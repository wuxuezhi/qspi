==> flow/design.v <==
module dfflr # (
  parameter DW = 32
) (
  input               lden,
  input      [DW-1:0] dnxt,
  output     [DW-1:0] qout,
  input               clk,
  input               rst_n
);
reg [DW-1:0] qout_r;
always @(posedge clk or negedge rst_n)
begin : DFFLR_PROC
  if (rst_n == 1'b0)
    qout_r <= {DW{1'b0}};
  else if (lden == 1'b1)
    qout_r <=  dnxt;
end
assign qout = qout_r;
endmodule
module spi(
    input       i_spi_vld,
    output      i_spi_rdy,
    input       i_spi_continue, 
    input [7:0] i_spi_dat,
    input [1:0] i_spi_type, 
    input [3:0] spi_div_param,
    input       spi_mod_0,
    output      o_spi_sck,
    output      o_spi_csn,
    output      o_spi_dq0_en, 
    output      o_spi_dq0_o,
    output      o_spi_dq1_en, 
    output      o_spi_dq1_o,
    output      o_spi_dq2_en,
    output      o_spi_dq2_o,
    output      o_spi_dq3_en,
    output      o_spi_dq3_o,
    input       clk,
    input       rst_n
);
    wire        i_spi_hsked =   i_spi_vld   &   i_spi_rdy;
    wire        spi_buf_vld_r;
    wire        spi_buf_vld_nxt;
    wire        spi_buf_vld_set;
    wire        spi_buf_vld_clr;
    wire        spi_buf_vld_ena;
    assign      spi_buf_vld_set     =   i_spi_hsked;
    assign      spi_buf_vld_nxt     =   spi_buf_vld_set | ~spi_buf_vld_clr;
    assign      spi_buf_vld_ena     =   spi_buf_vld_set | spi_buf_vld_clr;
    dfflr #(1)  spi_buf_vld_dfflr(spi_buf_vld_ena, spi_buf_vld_nxt, spi_buf_vld_r, clk, rst_n);
    assign      i_spi_rdy           =   ~spi_buf_vld_r  | spi_buf_vld_clr;
    wire        spi_buf_continue_r;
    wire        spi_buf_continue_nxt;
    wire [7:0]  spi_buf_dat_r;
    wire [7:0]  spi_buf_dat_nxt;
    wire [1:0]  spi_buf_type_r;
    wire [1:0]  spi_buf_type_nxt;
    assign      spi_buf_continue_nxt=   i_spi_continue;
    assign      spi_buf_dat_nxt     =   i_spi_dat;
    assign      spi_buf_type_nxt    =   i_spi_type;
    dfflr #(1)  spi_buf_continue_dfflr(spi_buf_vld_ena, spi_buf_continue_nxt, spi_buf_continue_r, clk, rst_n);
    dfflr #(8)  spi_buf_dat_dfflr(spi_buf_vld_ena, spi_buf_dat_nxt, spi_buf_dat_r, clk, rst_n);
    dfflr #(2)  spi_buf_type_dfflr(spi_buf_vld_ena, spi_buf_type_nxt, spi_buf_type_r, clk, rst_n);
    reg [10:0]  sck_div_count;
    always@(*) begin
        case (spi_div_param)
            4'b0000 :       sck_div_count   = 11'h000; 
            4'b0001 :       sck_div_count   = 11'h001; 
            4'b0010 :       sck_div_count   = 11'h007; 
            4'b0011 :       sck_div_count   = 11'h00f; 
            4'b0100 :       sck_div_count   = 11'h003;
            4'b0101 :       sck_div_count   = 11'h01f;
            4'b0110 :       sck_div_count   = 11'h03f;
            4'b0111 :       sck_div_count   = 11'h07f;
            4'b1000 :       sck_div_count   = 11'h0ff;
            4'b1001 :       sck_div_count   = 11'h1ff;
            4'b1010 :       sck_div_count   = 11'h3ff;
            4'b1011 :       sck_div_count   = 11'h7ff;
            default :       sck_div_count   = 11'h000;
        endcase
    end
    wire [10:0] sck_div_count_r;
    wire [10:0] sck_div_count_nxt;
    wire        sck_div_count_ena;
    wire        div_counting_complete       =   (sck_div_count_r == sck_div_count);
    assign      sck_div_count_nxt           =    (sck_div_count_r + 1);
    dfflr #(11) sck_div_count_dfflr(sck_div_count_ena, sck_div_count_nxt, sck_div_count_r, clk, rst_n);
    localparam  SPI_IDLE    = 2'b00;
    localparam  SPI_TRANSFER= 2'b01;
    localparam  SPI_PAUSE   = 2'b10;
    wire [1:0]  spi_state_r;
    wire [1:0]  spi_state_nxt;
    wire        spi_state_ena;
    dfflr #(2)  spi_state_dfflr(spi_state_ena, spi_state_nxt, spi_state_r, clk, rst_n);
    wire        spi_state_is_idle       =   (spi_state_r == SPI_IDLE);
    wire        spi_state_is_transfer   =   (spi_state_r == SPI_TRANSFER);
    wire        spi_state_is_pause      =   (spi_state_r == SPI_PAUSE);
    assign      sck_div_count_ena       =   spi_state_is_transfer;
    localparam  SCK_LOW = 1'b0;
    localparam  SCK_HIGH= 1'b1;
    wire        bit_tx_state_r;
    wire        bit_tx_state_nxt;
    wire        bit_tx_state_ena;
    wire        bit_tx_state_is_sck_low =   (bit_tx_state_r == SCK_LOW);
    wire        bit_tx_state_is_sck_high=   (bit_tx_state_r == SCK_HIGH);
    assign      bit_tx_state_ena        =   ~spi_state_is_transfer | div_counting_complete;
    assign      bit_tx_state_nxt        =   spi_state_is_transfer && ((bit_tx_state_is_sck_low & SCK_HIGH) | (bit_tx_state_is_sck_high & SCK_LOW));
    dfflr #(1)  bit_tx_state_dfflr(bit_tx_state_ena, bit_tx_state_nxt, bit_tx_state_r, clk, rst_n);
    wire        standard_spi            =   (spi_buf_type_r == 2'b00);
    wire        dual_spi                =   (spi_buf_type_r == 2'b01);
    wire        quad_spi                =   (spi_buf_type_r == 2'b10);
    wire [2:0]  bit_tx_count_r;
    wire [2:0]  bit_tx_count_nxt;
    wire        bit_tx_count_ena;
    assign      bit_tx_count_nxt        =   {3{spi_state_is_transfer}} & (
                                                                            ({3{standard_spi}} & (bit_tx_count_r + 1))
                                                                        |   ({3{dual_spi}} & (bit_tx_count_r + 2))
                                                                        |   ({3{quad_spi}} & (bit_tx_count_r + 4))
                                                                            );
    assign      bit_tx_count_ena        =   ~spi_state_is_transfer | (bit_tx_state_is_sck_high & bit_tx_state_ena);
    dfflr #(3)  bit_tx_count_dfflr(bit_tx_count_ena, bit_tx_count_nxt, bit_tx_count_r, clk, rst_n);
    wire        spi_byte_transfer_finish=  spi_state_is_transfer & ((standard_spi & (bit_tx_count_r == 3'b111))
                                        |   (dual_spi & (bit_tx_count_r == 3'b110))
                                        |   (quad_spi & (bit_tx_count_r == 3'b100))) & bit_tx_state_ena & bit_tx_state_is_sck_high;
    wire        spi_state_idle_ena      =   spi_state_is_idle & i_spi_hsked;
    wire        spi_state_pause_ena     =   spi_state_is_pause& i_spi_hsked;
    wire        spi_state_transfer_ena  =   spi_state_is_transfer & spi_byte_transfer_finish;
    wire [1:0]  spi_state_idle_nxt      =   SPI_IDLE;
    wire [1:0]  spi_state_pause_nxt     =   SPI_TRANSFER;
    wire [1:0]  spi_state_transfer_nxt  =   i_spi_hsked ? SPI_TRANSFER : 
                                                          spi_buf_continue_r ? SPI_PAUSE :  SPI_IDLE;
    assign      spi_state_ena           =   spi_state_idle_ena | spi_state_pause_ena | spi_state_transfer_ena;
    assign      spi_state_nxt           =   {2{spi_state_is_idle}} & spi_state_idle_nxt
                                        |   {2{spi_state_is_pause}}& spi_state_pause_nxt
                                        |   {2{spi_state_is_transfer}}  & spi_state_transfer_nxt;
    assign      spi_buf_vld_clr         =   spi_byte_transfer_finish;
    wire [7:0]  spi_bit_idx             =   8'b10000000 >> bit_tx_count_r;
    wire        spi_tx_bit              =   |(spi_buf_dat_r & spi_bit_idx);
    assign      o_spi_sck               =   spi_state_is_idle & ~spi_mod_0
                                        |   spi_state_is_pause
                                        |   spi_state_is_transfer & (bit_tx_state_is_sck_high);
    assign      o_spi_csn               =   ~(
                                            spi_state_is_pause | spi_state_is_transfer
                                                );                                    
    assign      o_spi_dq0_en            =   spi_state_is_pause | spi_state_is_transfer;
    assign      o_spi_dq0_o             =   ~spi_state_is_idle & (standard_spi & spi_tx_bit
                                                                | dual_spi & |(spi_buf_dat_r & (spi_bit_idx >> 1))
                                                                | quad_spi & |(spi_buf_dat_r & (spi_bit_idx >> 3))
                                                                );
    assign      o_spi_dq1_en            =   (dual_spi | quad_spi) & ~spi_state_is_idle;
    assign      o_spi_dq1_o             =   ~spi_state_is_idle  & (
                                                                    dual_spi & |(spi_buf_dat_r & spi_bit_idx)
                                                                |   quad_spi & |(spi_buf_dat_r & (spi_bit_idx >> 2))
                                                                );
    assign      o_spi_dq2_en            =   quad_spi & ~spi_state_is_idle;
    assign      o_spi_dq2_o             =   ~spi_state_is_idle & |(spi_buf_dat_r & (spi_bit_idx >> 1));
    assign      o_spi_dq3_en            =   quad_spi & ~spi_state_is_idle;
    assign      o_spi_dq3_o             =   ~spi_state_is_idle & |(spi_buf_dat_r & spi_bit_idx);
endmodule
Reports on spi
The steps from the RTL of spi to its reports follow in flow order.
Line numbers count from 1 in the design file above.
{"block": "inputs", "top_module": "spi", "clock_port": "clk", "lib": "sky130hd", "corner": "tt_025C_1v80"}

Elaborated design
Source: Yosys, flattened and elaborated, memories not mapped. Widths are those after wreduce; folded enables and synchronous resets count as part of the registers. Registers that Yosys merges into a memory's read port (data or address) are not register bits. Print and check cells do not count. Equal cells are merged and count once.
Memory sizes are those after Yosys's memory passes, which may raise the word count (mostly to a power of two), join words into wider ones and drop unused or constant bits.
{"block": "bits", "ff_bits": 29, "rom_bits": 176, "elab_cells": 90, "inputBits": 19, "memories": 1, "output_inout_bits": 11}
{"block": "op_classes", "bitwise": 59, "addsub": 4, "reduce_logical": 7, "n_mux": 2, "n_eq": 8, "shifts": 1}
{"block": "mem_list", "memory": "(no name shown)", "size": 16, "width": 11, "rd": 1, "wr": 0, "line": 66, "text": "case (spi_div_param)"}
{"block": "ops", "cell": "8-bit OR reduction", "count": 4}
{"block": "ops", "cell": "1-bit AND", "count": 24}
{"block": "ops", "cell": "1-bit OR", "count": 16}
{"block": "ops", "cell": "3-bit AND", "count": 4}
{"block": "ops", "cell": "11-bit by 1-bit adder with 11-bit output with constant B", "count": 1}
{"block": "ops", "cell": "11-bit equality test", "count": 1}
{"block": "ops", "cell": "3-bit equality test with constant B", "count": 3}
{"block": "ops", "cell": "8-bit by 3-bit right shift with 8-bit output with constant A", "count": 1}
{"block": "ops", "cell": "8-bit by 5-bit AND with 8-bit output", "count": 1}
{"block": "ops", "cell": "8-bit by 6-bit AND with 8-bit output", "count": 1}
{"block": "ops", "cell": "8-bit by 7-bit AND with 8-bit output", "count": 1}
{"block": "ops", "cell": "8-bit AND", "count": 1}
{"block": "ops", "cell": "1-bit inverter", "count": 7}
{"block": "ops", "cell": "3-bit OR", "count": 2}
{"block": "ops", "cell": "2-bit by 1-bit equality test with 1-bit output with constant B", "count": 2}
{"block": "ops", "cell": "2-bit equality test with constant B", "count": 2}
{"block": "ops", "cell": "2-bit logical NOT", "count": 2}
{"block": "ops", "cell": "2-bit two-way mux", "count": 2}
{"block": "ops", "cell": "3-bit by 1-bit adder with 3-bit output with constant B", "count": 1}
{"block": "ops", "cell": "3-bit by 2-bit adder with 3-bit output with constant B", "count": 1}
{"block": "ops", "cell": "3-bit adder with constant B", "count": 1}
{"block": "ops", "cell": "1-bit by 2-bit OR with 2-bit output", "count": 1}
{"block": "ops", "cell": "2-bit AND", "count": 1}
{"block": "ops", "cell": "1-bit logical AND", "count": 1}

Logic depth
Longest topological path by Yosys (ltp), each cell counted once; first at word level (registers and memories cut), then after technology mapping (sequential cells cut; the memories' decode and read muxes count).
{"block": "logic_depth", "depth_word": 12, "ABC_AREA": 0, "ltp_mapped": 9}

Synthesis result
Yosys stat after the flow's synthesis: flattened, memories mapped to cells. It holds for the ABC_AREA given above (unset counts as 0); a run with the other value may have another netlist.
{"block": "mapped", "ffs": 29, "buf_cells": 9, "yosys_area_um2": 1961.9, "sequential_area_um2": 725.7, "cells": 202}
{"block": "types", "type": "sky130_fd_sc_hd__dfrtp_1", "count": 29, "area_total_um2": 725.696}
{"block": "types", "type": "sky130_fd_sc_hd__ha_1", "count": 13, "area_total_um2": 162.656}
{"block": "types", "type": "sky130_fd_sc_hd__mux2_2", "count": 12, "area_total_um2": 135.13}
{"block": "types", "type": "sky130_fd_sc_hd__a222oi_1", "count": 8, "area_total_um2": 80.077}
{"block": "types", "type": "sky130_fd_sc_hd__xnor2_1", "count": 9, "area_total_um2": 78.826}
{"block": "types", "type": "sky130_fd_sc_hd__o21ai_0", "count": 12, "area_total_um2": 60.058}
{"block": "types", "type": "sky130_fd_sc_hd__inv_1", "count": 15, "area_total_um2": 56.304}
{"block": "types", "type": "sky130_fd_sc_hd__nand2_1", "count": 13, "area_total_um2": 48.797}
{"block": "types", "type": "sky130_fd_sc_hd__nor2_1", "count": 13, "area_total_um2": 48.797}
{"block": "types", "type": "sky130_fd_sc_hd__xor2_1", "count": 5, "area_total_um2": 43.792}
{"block": "types", "type": "sky130_fd_sc_hd__a22oi_1", "count": 4, "area_total_um2": 30.029}
{"block": "types", "type": "sky130_fd_sc_hd__a21oi_1", "count": 5, "area_total_um2": 25.024}
{"block": "types", "type": "sky130_fd_sc_hd__nand2b_1", "count": 4, "area_total_um2": 25.024}
{"block": "types", "type": "sky130_fd_sc_hd__buf_4", "count": 3, "area_total_um2": 22.522}
{"block": "types", "type": "sky130_fd_sc_hd__o211ai_1", "count": 3, "area_total_um2": 22.522}
{"block": "types", "type": "sky130_fd_sc_hd__mux2i_1", "count": 2, "area_total_um2": 20.019}
{"block": "types", "type": "sky130_fd_sc_hd__and3_1", "count": 3, "area_total_um2": 18.768}
{"block": "types", "type": "sky130_fd_sc_hd__nand4_1", "count": 3, "area_total_um2": 18.768}
Other cell types: 33; their cells: 46.
The figures by module come from a second, unflattened synthesis with its own total; it is not the netlist above.
{"block": "hier_totals", "cells_unflattened": 222, "hier_area_um2": 2285.9}
Rows give one instance, submodules left out.
{"block": "modules", "module": "spi", "area_um2": 1132.3, "mod_seq_area_um2": 0.0, "n_inst": 1, "n_cells": 162}
{"block": "modules", "module": "dfflr (DW=11)", "area_um2": 447.9, "mod_seq_area_um2": 275.3, "n_inst": 1, "n_cells": 23}
{"block": "modules", "module": "dfflr (DW=8)", "area_um2": 331.6, "mod_seq_area_um2": 200.2, "n_inst": 1, "n_cells": 17}
{"block": "modules", "module": "dfflr (DW=2)", "area_um2": 72.6, "mod_seq_area_um2": 50.0, "n_inst": 2, "n_cells": 4}
{"block": "modules", "module": "dfflr (DW=1)", "area_um2": 40.0, "mod_seq_area_um2": 25.0, "n_inst": 3, "n_cells": 2}
{"block": "modules", "module": "dfflr (DW=3)", "area_um2": 108.9, "mod_seq_area_um2": 75.1, "n_inst": 1, "n_cells": 6}

Worst setup path after synthesis
OpenSTA on the mapped netlist: ideal clock, no wires. The path of least setup slack (recovery checks aside). Input and output delay are each 20% of the period. Register names are those of the netlist, which keeps one name where synthesis merged equal registers.
{"block": "synth_timing", "kind": "input to output", "from": "input spi_div_param[0]", "to": "output i_spi_rdy", "t_first_pin_ns": 0.548, "output_delay_ns": 0.548, "stages": 6, "required_time_ns": 2.192, "input_delay_ns": 0.548, "tclk_ns": 2.74, "slack_ns": 0.220, "n_path_buf": 1, "arrival_time_ns": 1.972, "delay_ns": 1.424, "synth_period_reached_ns": 2.52}
"delay_ns" is the arrival time less input delay plus setup time.
At an output port there is no setup time.
"stages": output pins that drive a net of the path, with the launching flip-flop's if there is one; two outputs of one cell count as two.
"synth_period_reached_ns" = period - worst setup slack (recovery checks aside). The figure is calculated, with input and output delays left at 20% of the set period.
Between the ends stands the longest chain of elaborated cells between them, by number of cells; it is not shown to be the way that was timed. Of several equally long chains one is given.
A line is the first line of the expression or statement that the cell stems from. Yosys adds cells for indexed reads and writes and turns some case tables into memories.
The chain passes a memory read, where the word-level depth is cut; so it can be longer than that depth.
{"block": "synth_via", "cell_sequence": "sky130_fd_sc_hd__clkbuf_1 -> sky130_fd_sc_hd__o21ba_2 -> sky130_fd_sc_hd__o32a_1 -> sky130_fd_sc_hd__a221oi_2 -> sky130_fd_sc_hd__o2111ai_2 -> sky130_fd_sc_hd__o21ai_0", "elab_chain_cells": 6}
{"block": "synth_rtl", "item": "start, declared", "line": 26, "text": "input [3:0] spi_div_param,"}
{"block": "synth_rtl", "item": "memory read 16 x 11 bit", "line": 66, "text": "case (spi_div_param)"}
{"block": "synth_rtl", "item": "11-bit equality test", "line": 85, "text": "wire        div_counting_complete       =   (sck_div_count_r == sck_div_count);"}
{"block": "synth_rtl", "item": "1-bit OR", "line": 106, "text": "assign      bit_tx_state_ena        =   ~spi_state_is_transfer | div_counting_complete;"}
{"block": "synth_rtl", "item": "1-bit AND (2 in a row)", "line": 122, "text": "wire        spi_byte_transfer_finish=  spi_state_is_transfer & ((standard_spi & (bit_tx_count_r == 3'b111))"}
{"block": "synth_rtl", "item": "1-bit OR", "line": 51, "text": "assign      i_spi_rdy           =   ~spi_buf_vld_r  | spi_buf_vld_clr;"}
{"block": "synth_rtl", "item": "end, declared", "line": 22, "text": "output      i_spi_rdy,"}

Path in the finished layout
From the final timing report of record 1: the path of least setup slack in the routed layout; clock arrival at registers is part of the times.
{"block": "layout_timing", "kind": "input to output", "from": "input spi_div_param[3]", "to": "output i_spi_rdy", "input_delay_ns": 0.83, "slack_ns": 0.43, "stages": 8, "required_time_ns": 3.31, "t_first_pin_ns": 0.83, "tclk_ns": 4.14, "output_delay_ns": 0.83, "arrival_time_ns": 2.89, "n_path_buf": 3}
Between the ends stands the longest chain of elaborated cells between them, by number of cells; it is not shown to be the way that was timed. Of several equally long chains one is given.
The chain passes a memory read, where the word-level depth is cut; so it can be longer than that depth.
{"block": "layout_via", "cell_sequence": "sky130_fd_sc_hd__clkdlybuf4s50_1 -> sky130_fd_sc_hd__buf_4 -> sky130_fd_sc_hd__or2b_1 -> sky130_fd_sc_hd__o32a_1 -> sky130_fd_sc_hd__a221oi_2 -> sky130_fd_sc_hd__o2111ai_4 -> sky130_fd_sc_hd__o21ai_2 -> sky130_fd_sc_hd__clkdlybuf4s15_1", "elab_chain_cells": 6}
{"block": "layout_rtl", "item": "start, declared", "line": 26, "text": "input [3:0] spi_div_param,"}
{"block": "layout_rtl", "item": "memory read 16 x 11 bit", "line": 66, "text": "case (spi_div_param)"}
{"block": "layout_rtl", "item": "11-bit equality test", "line": 85, "text": "wire        div_counting_complete       =   (sck_div_count_r == sck_div_count);"}
{"block": "layout_rtl", "item": "1-bit OR", "line": 106, "text": "assign      bit_tx_state_ena        =   ~spi_state_is_transfer | div_counting_complete;"}
{"block": "layout_rtl", "item": "1-bit AND (2 in a row)", "line": 122, "text": "wire        spi_byte_transfer_finish=  spi_state_is_transfer & ((standard_spi & (bit_tx_count_r == 3'b111))"}
{"block": "layout_rtl", "item": "1-bit OR", "line": 51, "text": "assign      i_spi_rdy           =   ~spi_buf_vld_r  | spi_buf_vld_clr;"}
{"block": "layout_rtl", "item": "end, declared", "line": 22, "text": "output      i_spi_rdy,"}

--- measured runs ---
2 stored runs of spi in the flow (synthesis by Yosys, layout by OpenROAD, sky130hd cells), in arbitrary order. Constraints: input delay and output delay 20% of the set period each, output load 0.01 pF.

Record 1
==> flow/run.sh <==
#!/bin/bash
# the make line also repeats the synthesis and layout settings of config.mk as NAME=value (left out here)
make -C /OpenROAD-flow-scripts/flow DESIGN_CONFIG=/design/flow/config.mk WORK_HOME=/design/flow/orfs CLKGATE_MAP_FILE= finish
==> flow/config.mk <==
export PLATFORM = sky130hd
export DESIGN_NAME = spi
export DESIGN_NICKNAME = spi
export VERILOG_FILES = /design/flow/design.v
export SDC_FILE = /design/flow/constraint.sdc
export NUM_CORES = 4
export LEC_CHECK = 0
export ABC_AREA = 0
export CAP_MARGIN = 25
export CELL_PAD_IN_SITES_GLOBAL_PLACEMENT = 3
export CORE_ASPECT_RATIO = 1.73
export CORE_MARGIN = 2
export CORE_UTILIZATION = 31
export CTS_CLUSTER_DIAMETER = 178
export CTS_CLUSTER_SIZE = 78
export GPL_ROUTABILITY_DRIVEN = 0
export GPL_TIMING_DRIVEN = 0
export MAX_ROUTING_LAYER = met5
export MIN_ROUTING_LAYER = met2
export PLACE_DENSITY_LB_ADDON = 0.19
export SETUP_SLACK_MARGIN = 0.29
export SLEW_MARGIN = 20
export TNS_END_PERCENT = 80
==> flow/constraint.sdc <==
create_clock -name core_clock -period 4.14 [get_ports {clk}]
set_input_delay 0.8280 -clock core_clock [delete_from_list [all_inputs] [get_ports {clk}]]
set_output_delay 0.8280 -clock core_clock [all_outputs]
set_load 0.01 [all_outputs]

==> results of record 1, as JSON <==
{
  "synthesis_area_um2": 1961.9,
  "dieArea_um2": 7004.8,
  "finish.stdcell_area_um2": 2472.4,
  "post_route_util_pct": 40.0,
  "timing.setup.ws_ns": 0.426,
  "setup_tns_ns": 0.000,
  "hold_worst_slack_ns": 0.512
}

Record 2
==> flow/run.sh <==
#!/bin/bash
# the make line also repeats the synthesis and layout settings of config.mk as NAME=value (left out here)
make -C /OpenROAD-flow-scripts/flow DESIGN_CONFIG=/design/flow/config.mk WORK_HOME=/design/flow/orfs CLKGATE_MAP_FILE= finish
==> flow/config.mk <==
export PLATFORM = sky130hd
export DESIGN_NAME = spi
export DESIGN_NICKNAME = spi
export VERILOG_FILES = /design/flow/design.v
export SDC_FILE = /design/flow/constraint.sdc
export NUM_CORES = 4
export LEC_CHECK = 0
export CAP_MARGIN = 20
export CORE_MARGIN = 2
export CORE_UTILIZATION = 40
export SLEW_MARGIN = 20
==> flow/constraint.sdc <==
create_clock -name core_clock -period 2.39 [get_ports {clk}]
set_input_delay 0.4780 -clock core_clock [delete_from_list [all_inputs] [get_ports {clk}]]
set_output_delay 0.4780 -clock core_clock [all_outputs]
set_load 0.01 [all_outputs]

==> results of record 2, as JSON <==
{
  "synthesis_area_um2": 1961.9,
  "dieArea_um2": 5481.2,
  "finish.stdcell_area_um2": 2845.2,
  "post_route_util_pct": 60.2,
  "timing.setup.ws_ns": -0.259,
  "setup_tns_ns": -0.990,
  "hold_worst_slack_ns": 0.516
}
--- end ---
